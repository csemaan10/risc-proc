==> flow/design.v <==
module risc_eunit (clk, rst_n, opcode, dmaddrin,
	oprnd_a, oprnd_b, dstin,
	dmenbl, rdwr, dmaddr, rslt, dst, reg_wr_vld,
	dmdatain, load_op);
output dmenbl, rdwr, reg_wr_vld, load_op;  
	input wire clk;
	input wire rst_n;
	input wire [3:0] opcode;
	input wire [3:0] dmaddrin;
	input wire [7:0] oprnd_a;
	input wire [7:0] oprnd_b;
	input wire [2:0] dstin;
	output reg [3:0] dmaddr;
	output [7:0] rslt;
	output reg [2:0] dst;
	output wire [7:0] dmdatain;
	wire reg_wr_vld;  
	wire rdwr;  
	wire [7:0] adder_in_a;
	wire [7:0] rslt_or;
	wire [7:0] rslt_xor;
	wire [7:0] rslt_and;
	wire [7:0] rslt_shl;
	wire [7:0] rslt_shr;
	wire [7:0] rslt_ror;
	wire [7:0] rslt_rol;
	wire [7:0] rslt_not;
	wire ci;  
	reg dmenbl;  
	reg [7:0] rslt;
	reg [7:0] rslt_i;
	reg [7:0] rslt_sum;  
	reg [7:0] adder_in_b;
	reg adder_mode;
	reg co;  
	reg [3:0] opcode_out;
	parameter add = 1'b0;
	parameter sub = 1'b1;
	parameter nop_op = 4'b0000;
	parameter add_op = 4'b0001;
	parameter sub_op = 4'b0010;
	parameter and_op = 4'b0011;
	parameter or_op = 4'b0100;
	parameter xor_op = 4'b0101;
	parameter inc_op = 4'b0110;
	parameter dec_op = 4'b0111;
	parameter not_op = 4'b1000;
	parameter neg_op = 4'b1001;
	parameter shr_op = 4'b1010;
	parameter shl_op = 4'b1011;
	parameter ror_op = 4'b1100;
	parameter rol_op = 4'b1101;
	parameter ld_op = 4'b1110;
	parameter st_op = 4'b1111;
	assign load_op = (opcode_out == ld_op);
	assign rdwr = ~(opcode_out == st_op);
	assign reg_wr_vld = (opcode_out != st_op) &&
	(opcode_out != nop_op);
	assign dmdatain = rslt;
	always @ (posedge clk or negedge rst_n)
	 begin
	  if (~rst_n) begin
	  rslt <= 8'h00;
	   dmaddr <= 4'h0;
	   opcode_out <= 4'h0;
	    dst <= 3'b000;
	  end else begin
	   rslt <= rslt_i;
	   dst <= dstin;
	   dmaddr <= dmaddrin;
	   opcode_out <= opcode;
	  end
    end
	always @ (posedge clk or negedge rst_n)
	begin
	 if (~rst_n)
	  dmenbl <= 1'b0;
	 else if (opcode == st_op || opcode == ld_op)
	  dmenbl <= 1'b1;
	 else
	  dmenbl <= 1'b0;
	end
	always @ (opcode)
	begin
	 if ((opcode == sub_op) || (opcode == dec_op))
	  adder_mode = sub;
	 else
	  adder_mode = add;
	end
 always @ (opcode or oprnd_b)
	begin
		case (opcode)
			sub_op: adder_in_b = ~oprnd_b;
			inc_op: adder_in_b = 8'h01;
			neg_op: adder_in_b = 8'h01;
			dec_op: adder_in_b = ~(8'h01);
			default: adder_in_b = oprnd_b;
		endcase
	end
    assign adder_in_a = (opcode == neg_op) ? ~oprnd_a : oprnd_a;
    assign ci = adder_mode;
	always @ (adder_in_a or adder_in_b or ci)
	begin
	 {co, rslt_sum} = adder_in_a + adder_in_b + ci;
	end
	assign rslt_or = oprnd_a|oprnd_b;
	assign rslt_xor = oprnd_a ^oprnd_b;
	assign rslt_and = oprnd_a &oprnd_b;
	assign rslt_shl = oprnd_a <<1;
	assign rslt_shr = oprnd_a >>1;
	assign rslt_ror = (oprnd_a >> 1)|(oprnd_a << (7));
	assign rslt_rol = (oprnd_a << 1)|(oprnd_a >> (7));
	assign rslt_not = ~oprnd_a;
	always @ (opcode or oprnd_a or rslt_and or rslt_or
	  or rslt_xor or rslt_shr or rslt_shl
	  or rslt_rol or rslt_ror or rslt_sum )
		begin
			case (opcode)
			add_op,
			sub_op,
			inc_op,
			dec_op,
			neg_op: rslt_i = rslt_sum;			
			st_op,
			ld_op: rslt_i = oprnd_a;		
			and_op: rslt_i = rslt_and;
			or_op: rslt_i = rslt_or;
			xor_op: rslt_i = rslt_xor;
			not_op: rslt_i = rslt_not;
			shr_op: rslt_i = rslt_shr;
			shl_op: rslt_i = rslt_shl;
			ror_op: rslt_i = rslt_ror;
			rol_op: rslt_i = rslt_rol;
			default: rslt_i = oprnd_a;
			endcase
		end
endmodule
Reports on risc_eunit
Tool output for the design above, in the order of the flow.
Line numbers count from 1 in the design file above.
Operators: Yosys type, input widths -> output width; for muxes data width and select width s.
Cell names lack the library's common part.
{ "inputs": {"top_module": "risc_eunit", "clock_port": "clk", "library": "sky130hd", "pvt_corner": "tt_025C_1v80"} }

Word-level counts
Source: Yosys, flattened and elaborated, memories not mapped. Widths are those after wreduce; folded enables and synchronous resets count as part of the registers. Registers that Yosys merges into a memory's read port (data or address) are not register bits. Print and check cells do not count. Equal cells are merged and count once.
{ "bits": {"clocked_rd_ports_x_width": 0, "mem_count": 0, "rom_bits": 0, "in_bits": 29, "register_bits": 20, "output_inout_bits": 27, "ramBits": 0, "latch_bits": 0} }
{ "classes": {"compare": 0, "shifts": 0, "logic": 8, "div_mod_pow": 0, "equal": 18, "n_mux": 5, "n_mul": 0, "addsub": 2, "reduce_logical": 6} }
{ "op_table": {"columns": ["op", "count"], "rows": [
  ["$pmux 8 s9", 1],
  ["$eq 4x4->1 const B", 10],
  ["$pmux 8 s3", 1],
  ["$eq 4x3->1 const B", 4],
  ["$not 8->8", 2],
  ["$eq 4x2->1 const B", 2],
  ["$or 7x8->8", 1],
  ["$add 8x1->8", 1],
  ["$or 8x1->8", 1],
  ["$add 8x8->8", 1],
  ["$and 8x8->8", 1],
  ["$or 8x8->8", 1],
  ["$xor 8x8->8", 1],
  ["$mux 8", 1],
  ["$reduce_or 5->1", 1],
  ["$eq 4x1->1 const B", 1],
  ["$ne 4x4->1 const B", 1],
  ["$reduce_bool 4->1", 1],
  ["$logic_or 1x1->1", 2],
  ["$reduce_or 2->1", 1],
  ["$mux 1", 2],
  ["$logic_and 1x1->1", 1],
  ["$not 1->1", 1]
]} }

Logic depth
Depth = most cells in a row (Yosys ltp): at word level without a register or memory, in the mapped netlist without a sequential cell, where the memories' decode and read muxes count.
{ "depth": {"ltp_word": 6, "ABC_AREA": 0, "depth_mapped": 15, "ltp_nobuf": 13} }

After synthesis
The flow's flattened synthesis, as Yosys stat reports it; memories are mapped. The netlist is that of the ABC_AREA named above (0 if unset); the other value can give another one.
{ "mapped": {"buffers": 24, "seq_area_mm2": 0.0005005, "stdcells": 292, "ffs": 20, "mapped_area_mm2": 0.0022909} }
{ "types": {"columns": ["type", "count", "type_area_um2"], "rows": [
  ["dfrtp_1", 20, 500.48],
  ["ha_1", 22, 275.264],
  ["o21ai_0", 34, 170.163],
  ["a21oi_1", 26, 130.125],
  ["nor2_1", 26, 97.594],
  ["buf_4", 12, 90.086],
  ["inv_1", 23, 86.333],
  ["nand2_1", 23, 86.333],
  ["buf_6", 7, 78.826],
  ["xnor2_1", 9, 78.826],
  ["a21o_1", 7, 52.55],
  ["a31oi_1", 7, 43.792],
  ["fa_1", 2, 40.038],
  ["nand2b_1", 6, 37.536],
  ["xor2_1", 4, 35.034],
  ["a32oi_1", 3, 26.275],
  ["o22ai_1", 4, 25.024],
  ["a32o_1", 2, 20.019]
]} }
Not listed: further types 36, cells in them 55.

Path before layout
Path of least setup slack by OpenSTA after synthesis, without wires, with an ideal clock, recovery checks aside; 20% of the period is set as input and as output delay. Where synthesis merged equal registers, the netlist keeps one of their names.
{ "synth_timing": {"kind": "in2reg", "from": "input opcode[3]", "to": "register rslt[2]", "arrival_ps": 3157, "n_path_buf": 3, "required_ps": 3699, "path_stages": 14, "launch_ps": 764, "path_delay_ps": 2514, "slack_ps": 542, "period_ps": 3820, "setup_ps": 121, "period_less_setup_slack_ps": 3278} }
"path_delay_ps" = arrival - input delay + setup time.
"path_stages" counts driving pins, that of a launching flip-flop among them; a cell with two outputs on the path counts twice.
"period_less_setup_slack_ps" = period - worst setup slack (recovery checks aside). The figure is calculated, with input and output delays left at 20% of the set period.
The rows between start and end are the longest chain of elaborated cells between them; the timing report does not say that the signal goes this way. Where chains are equally long, one stands for them.
A line is the first line of the expression or statement that the cell stems from. Yosys adds cells for indexed reads and writes and turns some case tables into memories.
{ "synth_between": {"cell_sequence": "buf_4 -> buf_4 -> buf_4 -> nor3_2 -> o21ai_0 -> o21ai_0 -> nor2_1 -> fa_1 -> fa_1 -> xor2_1 -> nor2_1 -> a311oi_1 -> a21oi_1 -> o22a_1", "elab_chain_len": 6} }
{ "synth_rtl": {"columns": ["element", "line", "rtl"], "rows": [
  ["start: declaration", 8, "input wire [3:0] opcode;"],
  ["$eq 4x4->1", 92, "case (opcode)"],
  ["$reduce_or 2->1", null, null],
  ["$pmux 8 s3", 92, null],
  ["$add 8x8->8", 104, "{co, rslt_sum} = adder_in_a + adder_in_b + ci;"],
  ["$add 8x1->8", 104, null],
  ["$pmux 8 s9", 118, "case (opcode)"],
  ["end: assignment", 63, "rslt <= 8'h00;"],
  ["end: assignment", 68, "rslt <= rslt_i;"],
  ["end: declaration", 14, "output [7:0] rslt;"]
]} }

Path in the finished layout
From the final timing report of job 2: the path of least setup slack in the routed layout; clock arrival at registers is part of the times.
The report prints the path's times to 10 ps; the period is as set.
{ "layout_timing": {"kind": "in2reg", "from": "input opcode[0]", "to": "register rslt[2]", "arrival_ps": 2830, "slack_ps": 470, "launch_ps": 630, "n_path_buf": 2, "required_ps": 3310, "path_stages": 13, "setup_ps": 110, "period_ps": 3160} }
The rows between start and end are the longest chain of elaborated cells between them; the timing report does not say that the signal goes this way. Where chains are equally long, one stands for them.
{ "layout_between": {"cell_sequence": "buf_12 -> buf_8 -> nor3_4 -> o21ai_1 -> o21ai_2 -> nor2_2 -> fa_2 -> fa_2 -> xor2_2 -> o21ai_1 -> a32oi_1 -> a21oi_1 -> o22a_1", "elab_chain_len": 6} }
{ "layout_rtl": {"columns": ["element", "line", "rtl"], "rows": [
  ["start: declaration", 8, "input wire [3:0] opcode;"],
  ["$eq 4x4->1", 92, "case (opcode)"],
  ["$reduce_or 2->1", null, null],
  ["$pmux 8 s3", 92, null],
  ["$add 8x8->8", 104, "{co, rslt_sum} = adder_in_a + adder_in_b + ci;"],
  ["$add 8x1->8", 104, null],
  ["$pmux 8 s9", 118, "case (opcode)"],
  ["end: assignment", 63, "rslt <= 8'h00;"],
  ["end: assignment", 68, "rslt <= rslt_i;"],
  ["end: declaration", 14, "output [7:0] rslt;"]
]} }

Data sheet: physical implementation of risc_eunit

2 stored runs of risc_eunit in the flow (synthesis by Yosys, layout by OpenROAD, sky130hd cells), in arbitrary order. Constraints: input delay and output delay 20% of the set period each, output load 0.01 pF.
"achieved period" = clock period - worst setup slack. The figure is calculated, with input and output delays left at 20% of the set period.
By "total power after layout" is meant OpenSTA's value without simulated activity: inputs other than the clock are taken to toggle once in ten clock periods, and the tool carries that through the logic.

==> job 1: settings <==
{ "period_ns": 5.07, "CORE_UTILIZATION": 58, "PLACE_DENSITY_LB_ADDON": 0.27, "CELL_PAD_IN_SITES_DETAIL_PLACEMENT": 1, "GPL_TIMING_DRIVEN": 1, "GPL_ROUTABILITY_DRIVEN": 1, "CTS_CLUSTER_SIZE": 34, "MIN_ROUTING_LAYER": "met2", "MAX_ROUTING_LAYER": "met4", "CAP_MARGIN": 20, "CORE_MARGIN": 2, "SLEW_MARGIN": 20 }
==> job 1: results <==
no results, placement failed with DPL-0033

==> job 2: settings <==
{ "period_ns": 3.16, "SETUP_SLACK_MARGIN": 0.41, "CAP_MARGIN": 20, "CORE_MARGIN": 2, "CORE_UTILIZATION": 40, "SLEW_MARGIN": 20 }
==> job 2: results <==
worst setup slack after layout: 472 ps
total power after layout: 1.068 mW
Yosys chip area after synthesis: 0.0022909 mm^2
standard-cell area after layout: 0.0032268 mm^2
utilization in the final report: 58.6%
total die area: 0.0063489 mm^2
achieved period: 2688 ps
