==> flow/design.v <==
module risc_regfile (clk, rst_n, rslt, reg_wr_vld, load_op,
    dst, dmdataout,opnda_addr, opndb_addr, oprnd_a, oprnd_b );
  input clk, rst_n, reg_wr_vld, load_op;
	input wire [7:0] rslt;
	input wire [2:0] opnda_addr;
	input wire [2:0] opndb_addr; 
	input wire [2:0] dst;
	input wire [7:0] dmdataout;
	output reg [7:0] oprnd_a;
	output reg [7:0] oprnd_b;
	wire[7:0] reg_data_in;
	reg [7:0] regfile0;
	reg [7:0] regfile1;
	reg [7:0] regfile2;
	reg [7:0] regfile3;
	reg [7:0] regfile4;
	reg [7:0] regfile5;
	reg [7:0] regfile6;
	reg [7:0] regfile7;
	wire regfile0_enbl;
	wire regfile1_enbl;
	wire regfile2_enbl;
	wire regfile3_enbl;
	wire regfile4_enbl;
	wire regfile5_enbl;
	wire regfile6_enbl;
	wire regfile7_enbl;
	assign regfile0_enbl = (dst == 3'h0) & reg_wr_vld;
	assign regfile1_enbl = (dst == 3'h1) & reg_wr_vld;
	assign regfile2_enbl = (dst == 3'h2) & reg_wr_vld;
	assign regfile3_enbl = (dst == 3'h3) & reg_wr_vld;
	assign regfile4_enbl = (dst == 3'h4) & reg_wr_vld;
	assign regfile5_enbl = (dst == 3'h5) & reg_wr_vld;
	assign regfile6_enbl = (dst == 3'h6) & reg_wr_vld;
	assign regfile7_enbl = (dst == 3'h7) & reg_wr_vld;
    assign reg_data_in = load_op ? dmdataout : rslt;
	always @ (posedge clk or negedge rst_n)
		begin
		if (~rst_n) begin 
			regfile0 <= 8'h00;
			regfile1 <= 8'h00;
			regfile2 <= 8'h00;
			regfile3 <= 8'h00;
			regfile4 <= 8'h00;
			regfile5 <= 8'h00;
			regfile6 <= 8'h00;
			regfile7 <= 8'h00;				
		end else begin 
			if (regfile0_enbl) regfile0 <= reg_data_in;
			else if(regfile1_enbl) regfile1 <= reg_data_in;
			else if(regfile2_enbl) regfile2 <= reg_data_in;
			else if(regfile3_enbl) regfile3 <= reg_data_in;
			else if(regfile4_enbl) regfile4 <= reg_data_in;
			else if(regfile5_enbl) regfile5 <= reg_data_in;
			else if(regfile6_enbl) regfile6 <= reg_data_in;
			else if(regfile7_enbl) regfile7 <= reg_data_in;
			end
		end
	always @ (opnda_addr or regfile0 or regfile1 or regfile2 or
	 regfile3 or regfile4 or regfile5 or regfile6 or
	 regfile7)
	  begin
	   case (opnda_addr)
	    3'b0: oprnd_a = regfile0;
	    3'b001: oprnd_a = regfile1;
		3'b010: oprnd_a = regfile2;
		3'b011: oprnd_a = regfile3;
		3'b100: oprnd_a = regfile4;
		3'b101: oprnd_a = regfile5;
		3'b110: oprnd_a = regfile6;
		3'b111: oprnd_a = regfile7;
		default: oprnd_a = 8'b0;
	 endcase
	end
	always @ (opndb_addr or regfile0 or regfile1 or regfile2 or
	 regfile3 or regfile4 or regfile5 or regfile6 or
	 regfile7)
	  begin
	   case (opndb_addr)
	    3'b0: oprnd_b = regfile0;
	    3'b001: oprnd_b = regfile1;
		3'b010: oprnd_b = regfile2;
		3'b011: oprnd_b = regfile3;
		3'b100: oprnd_b = regfile4;
		3'b101: oprnd_b = regfile5;
		3'b110: oprnd_b = regfile6;
		3'b111: oprnd_b = regfile7;
	  default: oprnd_b = 8'b0;
	 endcase
	end	
endmodule
# Reports on risc_regfile
# The steps from the RTL of risc_regfile to its reports follow in flow order.
# Lines are those of the file above, counted from 1.
# Cell names lack the library's common part.
# Not given: -
[inputs]
design = "risc_regfile"
clock = "clk"
library = "sky130hd"
pvt_corner = "tt_025C_1v80"

# Word level
# Yosys after proc, flatten, opt, wreduce and memory -nomap, before mapping. Enables and synchronous resets that opt folds into registers are not counted as muxes. Memory bits, and registers merged into a memory's read port (data or address), are not among the register bits. Print and check cells are not counted. Equal cells are merged and count once.
[bits]
register_bits = 64
out_inout_bits = 16
in_bits = 29
[classes]
mux = 3
bitwise = 15
n_eq = 21
reduce_and_logical = 10
[ops]
columns = ["cell", "n"]
rows = [
  ["parallel mux 8 bit (select 8 bit)", 2],
  ["== test 3 bit (second input constant)", 12],
  ["== test 3 x 2 -> 1 bit (second input constant)", 6],
  ["== test 3 x 1 -> 1 bit (second input constant)", 3],
  ["zero test 3 bit", 3],
  ["bitwise AND 1 bit", 8],
  ["AND reduction 8 bit", 1],
  ["two-way mux 8 bit", 1],
  ["NOT 1 bit", 7],
  ["AND reduction 7 bit", 1],
  ["AND reduction 6 bit", 1],
  ["AND reduction 5 bit", 1],
  ["AND reduction 4 bit", 1],
  ["AND reduction 3 bit", 1],
  ["AND reduction 2 bit", 1],
]

# Longest topological paths
# Longest topological path by Yosys (ltp), each cell counted once; first at word level (registers and memories cut), then after technology mapping (sequential cells cut; the memories' decode and read muxes count).
[logic_depth]
depth_word = 4
abc_area = 0
depth_mapped = 6
depth_no_buf = 3

# Netlist
# Source: synth_stat.txt of the flow (Yosys; design flattened, memories mapped). It holds for the ABC_AREA given above (unset counts as 0); a run with the other value may have another netlist.
[synth_totals]
yosys_area_mm2 = 0.0036085
cells = 366
buf_cells = 28
ffs = 64
sequential_area_mm2 = 0.0016015
[by_type]
columns = ["cell_type", "n", "area_total_um2"]
rows = [
  ["dfrtp_1", 64, 1.6E+03],
  ["mux2i_1", 28, 280.269],
  ["a21oi_1", 38, 190.182],
  ["nor2_1", 46, 172.666],
  ["o21ai_0", 32, 160.154],
  ["nand2_1", 37, 138.883],
  ["mux2_2", 11, 123.869],
  ["buf_6", 9, 101.347],
  ["nor3b_1", 12, 90.086],
  ["buf_4", 8, 60.058],
  ["mux4_1", 2, 52.55],
  ["a211oi_1", 6, 45.043],
  ["buf_2", 9, 45.043],
  ["mux4_2", 2, 45.043],
  ["nand2b_1", 7, 43.792],
  ["o22a_1", 5, 43.792],
  ["a22oi_1", 5, 37.536],
  ["a32oi_1", 4, 35.034],
]
# Other cell types: 23; their cells: 41.

# Timing after synthesis
# Source: OpenSTA report_checks on the synthesized netlist (no wires, ideal clock, input and output delay 20% of the period each), path of least setup slack; recovery checks are left aside. Register names are those of the netlist, which keeps one name where synthesis merged equal registers.
[synth_timing]
path_kind = "input to output"
startpoint = "input port opnda_addr[1]"
endpoint = "output port oprnd_a[0]"
in_delay_ns = 0.302
out_delay_ns = 0.302
n_path_buf = 3
t_first_pin_ns = 0.302
period_ns = 1.51
path_slack_ns = 0.001
path_stages = 6
path_delay_ns = 0.905
t_arrival_ns = 1.207
period_less_setup_slack_ns = 1.509
# "path_delay_ns" = arrival - input delay + setup time.
# At an output port there is no setup time.
# "path_stages" counts driving pins, that of a launching flip-flop among them; a cell with two outputs on the path counts twice.
# "period_less_setup_slack_ns" = period - worst setup slack (recovery checks aside). The figure is calculated, with input and output delays left at 20% of the set period.
# Between the ends stands the longest chain of elaborated cells between them, by number of cells; it is not shown to be the way that was timed. Of several equally long chains one is given.
# A line is the first line of the expression or statement that the cell stems from. Yosys adds cells for indexed reads and writes and turns some case tables into memories.
[synth_via]
cell_sequence = "buf_4 > buf_6 > buf_6 > nor2_1 > a22oi_1 > a31oi_1"
elab_chain_cells = 2
[synth_rtl]
columns = ["item", "line_no", "rtl"]
rows = [
  ["from (decl)", 5, "input wire [2:0] opnda_addr;"],
  ["== test 3 bit", 63, "case (opnda_addr)"],
  ["parallel mux 8 bit (select 8 bit)", 63, ""],
  ["to (decl)", 9, "output reg [7:0] oprnd_a;"],
]

# Timing after layout
# From the final timing report of flow run 2: the path of least setup slack in the routed layout; clock arrival at registers is part of the times.
[layout_timing]
path_kind = "register to output"
startpoint = "register regfile5[6]"
endpoint = "output port oprnd_a[6]"
period_ns = 1.06
path_stages = 4
t_first_pin_ns = 0.34
t_arrival_ns = 1.63
n_path_buf = 1
path_slack_ns = -0.78
out_delay_ns = 0.21
# Between the ends stands the longest chain of elaborated cells between them, by number of cells; it is not shown to be the way that was timed. Of several equally long chains one is given.
[layout_via]
cell_sequence = "dfrtp_1 > mux4_2 > mux2_4 > buf_6"
elab_chain_cells = 1
[layout_rtl]
columns = ["item", "line_no", "rtl"]
rows = [
  ["from (decl)", 17, "reg [7:0] regfile5;"],
  ["from (assign)", 45, "regfile5 <= 8'h00;"],
  ["from (assign)", 54, "else if(regfile5_enbl) regfile5 <= reg_data_in;"],
  ["parallel mux 8 bit (select 8 bit)", 63, "case (opnda_addr)"],
  ["to (decl)", 9, "output reg [7:0] oprnd_a;"],
]

Lab notebook: risc_regfile

Measured results for risc_regfile: 2 stored runs of the Yosys and OpenROAD flow on sky130hd. The settings differ; the order carries no meaning. The constraints put input and output delay at 20% of the set period each and load the outputs with 0.01 pF.
"clock_period_reached_ns" means the clock period less the worst setup slack. The figure is calculated, with input and output delays left at 20% of the set period.
"worst_setup_path_time_ns" is the time allowed to the run's worst setup path (the clock period less input and output delay, where it has them) less its slack. Clock arrival times count: a late capture clock shortens it, a late launch clock lengthens it.
"final_power_uw": no workload was simulated; the value follows from the tool's default switching activity.

# flow run 1
==> flow/run.sh <==
#!/bin/bash
# the make line also repeats the synthesis and layout settings of config.mk as NAME=value (left out here)
make -C /OpenROAD-flow-scripts/flow DESIGN_CONFIG=/design/flow/config.mk WORK_HOME=/design/flow/orfs CLKGATE_MAP_FILE= finish
==> flow/config.mk <==
export PLATFORM = sky130hd
export DESIGN_NAME = risc_regfile
export DESIGN_NICKNAME = risc_regfile
export VERILOG_FILES = /design/flow/design.v
export SDC_FILE = /design/flow/constraint.sdc
export NUM_CORES = 4
export LEC_CHECK = 0
export CAP_MARGIN = 5
export CELL_PAD_IN_SITES_DETAIL_PLACEMENT = 1
export CELL_PAD_IN_SITES_GLOBAL_PLACEMENT = 2
export CORE_ASPECT_RATIO = 0.99
export CORE_MARGIN = 3
export CORE_UTILIZATION = 64
export MAX_ROUTING_LAYER = met4
export PLACE_DENSITY_LB_ADDON = 0.26
export SLEW_MARGIN = 20
export TNS_END_PERCENT = 25
==> flow/constraint.sdc <==
create_clock -name core_clock -period 2.06 [get_ports {clk}]
set_input_delay 0.4120 -clock core_clock [delete_from_list [all_inputs] [get_ports {clk}]]
set_output_delay 0.4120 -clock core_clock [all_outputs]
set_load 0.01 [all_outputs]

==> flow run 1: results <==
outcome="not finished: placement ended with error FLW-0024"

# flow run 2
==> flow/run.sh <==
#!/bin/bash
# the make line also repeats the synthesis and layout settings of config.mk as NAME=value (left out here)
make -C /OpenROAD-flow-scripts/flow DESIGN_CONFIG=/design/flow/config.mk WORK_HOME=/design/flow/orfs CLKGATE_MAP_FILE= finish
==> flow/config.mk <==
export PLATFORM = sky130hd
export DESIGN_NAME = risc_regfile
export DESIGN_NICKNAME = risc_regfile
export VERILOG_FILES = /design/flow/design.v
export SDC_FILE = /design/flow/constraint.sdc
export NUM_CORES = 4
export LEC_CHECK = 0
export CAP_MARGIN = 20
export CORE_MARGIN = 2
export CORE_UTILIZATION = 40
export SLEW_MARGIN = 20
==> flow/constraint.sdc <==
create_clock -name core_clock -period 1.06 [get_ports {clk}]
set_input_delay 0.2120 -clock core_clock [delete_from_list [all_inputs] [get_ports {clk}]]
set_output_delay 0.2120 -clock core_clock [all_outputs]
set_load 0.01 [all_outputs]

==> flow run 2: results <==
fin_util_pct=59.2
final_power_uw=8033
finish.stdcell_area_mm2=0.0051587
clock_period_reached_ns=1.840
design_die_area_mm2=0.009797
synthArea_mm2=0.0036085
worst_setup_path_time_ns=1.63
worst_setup_path_type="register to output"
fin_tns_ns=-10.038
ws_setup_ns=-0.780
